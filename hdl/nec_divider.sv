==> flow/design.v <==
`default_nettype none
module divu_int #(parameter WIDTH=5) (  
    input wire logic clk,               
    input wire logic ce,                
    input wire logic reset,             
    input wire logic start,             
    output     logic done,              
    output     logic overflow,          
    output     logic dbz,               
    input wire logic [WIDTH-1:0] a,     
    input wire logic [WIDTH-1:0] b,     
    output     logic [WIDTH-1:0] quot,  
    output     logic [WIDTH-1:0] rem    
);
logic busy;
logic [WIDTH-1:0] b1;              
logic [WIDTH-1:0] quo, quo_next;   
logic [WIDTH:0] acc, acc_next;     
int i;       
always_comb begin
    if (acc >= {1'b0, b1}) begin
        acc_next = acc - b1;
        {acc_next, quo_next} = {acc_next[WIDTH-1:0], quo, 1'b1};
    end else begin
        {acc_next, quo_next} = {acc, quo} << 1;
    end
end
always_ff @(posedge clk) begin
    if (ce) begin
        if (start) begin
            done <= 0;
            overflow <= 0;
            i <= 0;
            if (b == 0) begin   
                busy <= 0;
                done <= 1;
                dbz <= 1;
            end else begin
                busy <= 1;
                dbz <= 0;
                b1 <= b;
                {acc, quo} <= {{WIDTH{1'b0}}, a, 1'b0};   
            end
        end else if (busy) begin
            if (i == WIDTH-1) begin   
                busy <= 0;
                done <= 1;
                overflow <= |quo_next[WIDTH-1:WIDTH/2];
                quot <= quo_next;
                rem <= acc_next[WIDTH:1];   
            end else begin   
                i <= i + 1;
                acc <= acc_next;
                quo <= quo_next;
            end
        end
        if (reset) begin
            busy <= 0;
            done <= 0;
            overflow <= 0;
            dbz <= 0;
            quot <= 0;
            rem <= 0;
        end
    end
end
endmodule
module nec_divider(
    input wire logic clk,            
    input wire logic ce,             
    input wire logic reset,          
    input wire logic start,          
    input wire logic wide,           
    output     logic done,           
    output     logic overflow,       
    output     logic dbz,            
    input wire logic [32:0] a,       
    input wire logic [32:0] b,       
    output     logic [15:0] quot,    
    output     logic [15:0] rem      
);
wire done_16, done_32;
wire overflow_16, overflow_32;
wire dbz_16, dbz_32;
wire [15:0] quot_16, rem_16;
wire [31:0] quot_32, rem_32;
wire [31:0] a_abs = a[32] ? -a[31:0] : a[31:0];
wire [31:0] b_abs = b[32] ? -b[31:0] : b[31:0];
always_comb begin
    if (wide) begin
        done = done_32;
        overflow = overflow_32;
        dbz = dbz_32;
        quot = a[32] ^ b[32] ? -quot_32[15:0] : quot_32[15:0];
        rem = a[32] ? -rem_32[15:0] : rem_32[15:0]; 
    end else begin
        done = done_16;
        overflow = overflow_16;
        dbz = dbz_16;
        quot = a[32] ^ b[32] ? -quot_16[15:0] : quot_16[15:0];
        rem = a[32] ? -rem_16[15:0] : rem_16[15:0]; 
    end
end
divu_int #(.WIDTH(16)) div_16(
    .clk, .ce, .reset, .start,
    .done(done_16), .overflow(overflow_16), .dbz(dbz_16),
    .a(a_abs[15:0]), .b(b_abs[15:0]),
    .quot(quot_16), .rem(rem_16)
);
divu_int #(.WIDTH(32)) div_32(
    .clk, .ce, .reset, .start,
    .done(done_32), .overflow(overflow_32), .dbz(dbz_32),
    .a(a_abs[31:0]), .b(b_abs[31:0]),
    .quot(quot_32), .rem(rem_32)
);
endmodule
Step by step through the tools: nec_divider
The steps from the RTL of nec_divider to its reports follow in flow order.
Line numbers count from 1 in the design file above.
Cell names lack the library's common part.
The mark -- stands for no value.
- top: nec_divider
- clock input: clk
- library: sky130hd
- timing corner: tt_025C_1v80

Word level
Counts by Yosys on the flattened word-level netlist (proc, flatten, opt, wreduce; memories kept). Register bits leave out memories and registers merged into their read ports (data or address). Print and check cells are left out.
- cells after elaboration at 136
- noted bits in registers: 282
- input port bits at 71
- output and inout port bits: 35
- magnitude comparators at 2
- bitwise operators at 3
- noted mux-type cells: 67
- eq/ne operators at 7
- noted reductions and logical operators: 27
- add/subtract/negate cells at 10
- operators by type and width (operator ; count):
    16-bit two-way mux ; 22
    32-bit two-way mux ; 10
    33-bit two-way mux ; 5
    17-bit two-way mux ; 4
    65-bit two-way mux ; 1
    16-bit negator ; 4
    32-bit by 2-bit adder with 32-bit output with constant B ; 2
    32-bit negator ; 2
    33-bit by 32-bit >= comparator with 1-bit output ; 1
    32-bit subtractor ; 1
    32-bit by 5-bit equality test with 1-bit output with constant B ; 1
    32-bit by 6-bit equality test with 1-bit output with constant B ; 1
    32-bit zero test ; 1
    1-bit two-way mux ; 25
    3-bit AND reduction ; 6
    17-bit by 16-bit >= comparator with 1-bit output ; 1
    16-bit subtractor ; 1
    16-bit zero test ; 1
    16-bit OR reduction ; 1
    4-bit AND reduction ; 4
    2-bit nonzero test ; 7
    3-bit nonzero test ; 4
    2-bit inequality test with constant B ; 5
    8-bit OR reduction ; 1
    1-bit NOT ; 2
    2-bit AND reduction ; 1
    2-bit OR reduction ; 1
    1-bit bitwise XOR ; 1

Logic depth
Yosys ltp: most cells in a row. Word level: on the elaborated netlist, between registers, memories and ports. Mapped: between sequential cells and ports; inverters and the memories' decode and read muxes count.
- depth after elaboration at 5
- ABC_AREA at 0
- mapped depth: 13

Netlist
Yosys stat after the flow's synthesis: flattened, memories mapped to cells. It holds for the ABC_AREA given above (unset counts as 0); a run with the other value may have another netlist.
The area totals of this step are shown rounded.
- cell types (type ; count):
    edfxtp_1 ; 282
    xor2_1 ; 104
    xnor2_1 ; 83
    ha_1 ; 57
    nor2_1 ; 190
    a21oi_1 ; 139
    o21ai_0 ; 119
    nand2_1 ; 116
    inv_1 ; 99
    nand3_1 ; 68
    o21a_1 ; 42
    nor2b_1 ; 41
    clkbuf_1 ; 61
    nor4_1 ; 34
    o31ai_1 ; 28
    nor3_1 ; 38
    a21o_1 ; 20
    mux2i_1 ; 15
Other cell types: 60; their cells: 278.
- noted standard cells after synthesis: 1814
- cell area after synthesis at 17900 um2
- buffers at 74
- mapped flip-flops at 282
By module: a second synthesis without flattening, with its own total; a netlist apart from the flattened one above.
- noted cells (unflattened synthesis): 1829
- noted area total of the unflattened synthesis: 19200 um2
Each row is one instance without its submodules.
- modules (module ; area (um2) ; seq. area (um2) ; cells ; instances):
    divu_int (WIDTH=32) ; 10100 ; 5920 ; 862 ; 1
    divu_int (WIDTH=16) ; 6080 ; 3510 ; 507 ; 1
    nec_divider ; 3010 ; 0.0 ; 460 ; 1

Timing after synthesis
Source: OpenSTA report_checks on the synthesized netlist (no wires, ideal clock, input and output delay 20% of the period each), path of least setup slack; recovery checks are left aside. Register names are those of the netlist, which keeps one name where synthesis merged equal registers.
- path type: input-to-reg
- start point: in b[10]
- end point: reg div_32.acc[0]
- noted required time: 16.113 ns
- path delay: 7.623 ns
- stages on the path at 9
- path slack: 5.737 ns
- arrival at 10.376 ns
- noted launch time at the first pin: 3.340 ns
- period at 16.7 ns
- period reached after synthesis at 10.963 ns
"path delay" = arrival - input delay + setup time.
"stages on the path": output pins that drive a net of the path, with the launching flip-flop's if there is one; two outputs of one cell count as two.
"period reached after synthesis" is the clock period less the worst setup slack; recovery checks do not enter. This is arithmetic on one report: input and output delays are still those of the set period (20% each).
Between the ends stands the longest chain of elaborated cells between them, by number of cells; it is not shown to be the way that was timed. Of several equally long chains one is given.
Each line given opens the expression or statement behind the cell; cells for indexed reads and writes are added by Yosys, which also makes memories of some case tables.
The path ends at the enable pin of a flip-flop; only ways to that pin are counted.
- path through: or4_4 -> or4b_1 -> buf_6 -> or2_2 -> o41ai_1 -> xnor2_1 -> nor3_1 -> and4_1 -> a21boi_0
- cells in the longest elaborated chain at 5
- noted elaborated cells on any way between the ends: 5
- source lines of those cells at 2
- those cells by class: add/sub: 1; eq/ne: 1; mux: 1; reduce/logical: 2
- RTL lines, path after synthesis (what ; line ; source):
    start: declaration ; 78 ; input wire logic [32:0] b,
    32-bit negator ; 88 ; wire [31:0] b_abs = b[32] ? -b[31:0] : b[31:0];
    32-bit two-way mux ; 88 ;
    32-bit zero test ; 34 ; if (b == 0) begin
    2-bit inequality test ; -- ;
    4-bit AND reduction ; -- ;
    end: assignment ; 53 ; acc <= acc_next;
    end: declaration ; 18 ; logic [WIDTH:0] acc, acc_next;

Path in the finished layout
Path of least setup slack in the final report of record 1 (OpenROAD, finished layout, wires in). Where an end is a register, its clock arrival counts in the times.
- path type: input-to-output
- start point: in b[32]
- end point: out quot[14]
- arrival at 4.49 ns
- noted launch time at the first pin: 1.37 ns
- period at 6.83 ns
- stages on the path at 9
- noted required time: 5.46 ns
- noted output delay: 1.37 ns
- path slack: 0.97 ns
Between the ends stands the longest chain of elaborated cells between them, by number of cells; it is not shown to be the way that was timed. Of several equally long chains one is given.
- path through: buf_2 -> xnor2_1 -> a31oi_1 -> nand2b_1 -> a21oi_1 -> xnor2_1 -> nand2_1 -> o21ai_0 -> clkdlybuf4s50_1
- cells in the longest elaborated chain at 3
- noted elaborated cells on any way between the ends: 4
- those cells by class: mux: 3; logic: 1
- RTL lines, path after layout (what ; line ; source):
    start: declaration ; 78 ; input wire logic [32:0] b,
    1-bit bitwise XOR ; 100 ; quot = a[32] ^ b[32] ? -quot_16[15:0] : quot_16[15:0];
    16-bit two-way mux ; 100 ;
    16-bit two-way mux ; 90 ; if (wide) begin
    end: declaration ; 79 ; output     logic [15:0] quot,

--- measured runs ---
Record of 2 stored runs of the RTL-to-layout flow on nec_divider, platform sky130hd. The runs are unordered. Constraints: input delay and output delay 20% of the set period each, output load 0.01 pF.
By "period achieved" is meant the clock period of the run minus its worst setup slack. This is arithmetic on one report: input and output delays are still those of the set period (20% each).
"time of the worst setup path": the worst setup path's part of the clock period (all of it between registers, 20% less for each end at a port) less its slack. A launch clock that arrives late makes it longer, a capture clock that arrives late makes it shorter.
"total power of the final layout": no workload was simulated; the value follows from the tool's default switching activity.
The results are shown rounded.

Record 1
Settings were period_ns = 6.83; CORE_UTILIZATION = 20; SETUP_SLACK_MARGIN = -0.07; PLACE_DENSITY = 0.9; CELL_PAD_IN_SITES_GLOBAL_PLACEMENT = 0; CELL_PAD_IN_SITES_DETAIL_PLACEMENT = 2; ABC_AREA = 0; GPL_TIMING_DRIVEN = 1; GPL_ROUTABILITY_DRIVEN = 0; CTS_CLUSTER_SIZE = 24; CTS_CLUSTER_DIAMETER = 245; CAP_MARGIN = 10; SLEW_MARGIN = 20; CORE_MARGIN = 2
- noted the final utilization: 23.4 %
- worst hold slack in the final report: 0.556 ns
- die area at 91800 um2
- chip area in the Yosys report: 17900 um2
- worst setup slack after layout: 0.972 ns
- total power of the final layout: 4.64 mW
- period achieved at 5.858 ns
- final setup TNS: 0.000 ns
- standard-cell area after routing: 20700 um2
- time of the worst setup path at 3.13 ns
- kind of the worst setup path: input-to-output

Record 2
Settings were period_ns = 5.99; CORE_UTILIZATION = 63; SETUP_SLACK_MARGIN = 0.29; PLACE_DENSITY_LB_ADDON = 0.17; CELL_PAD_IN_SITES_GLOBAL_PLACEMENT = 0; CELL_PAD_IN_SITES_DETAIL_PLACEMENT = 0; GPL_ROUTABILITY_DRIVEN = 0; CTS_CLUSTER_SIZE = 25; SLEW_MARGIN = 20; MAX_ROUTING_LAYER = met4; CAP_MARGIN = 20; CORE_MARGIN = 2
- noted the final utilization: 72.4 %
- worst hold slack in the final report: 0.549 ns
- die area at 29800 um2
- chip area in the Yosys report: 17900 um2
- worst setup slack after layout: 0.791 ns
- total power of the final layout: 5.55 mW
- period achieved at 5.199 ns
- final setup TNS: 0.000 ns
- standard-cell area after routing: 20200 um2
- time of the worst setup path at 4.00 ns
- kind of the worst setup path: input-to-reg
--- end ---
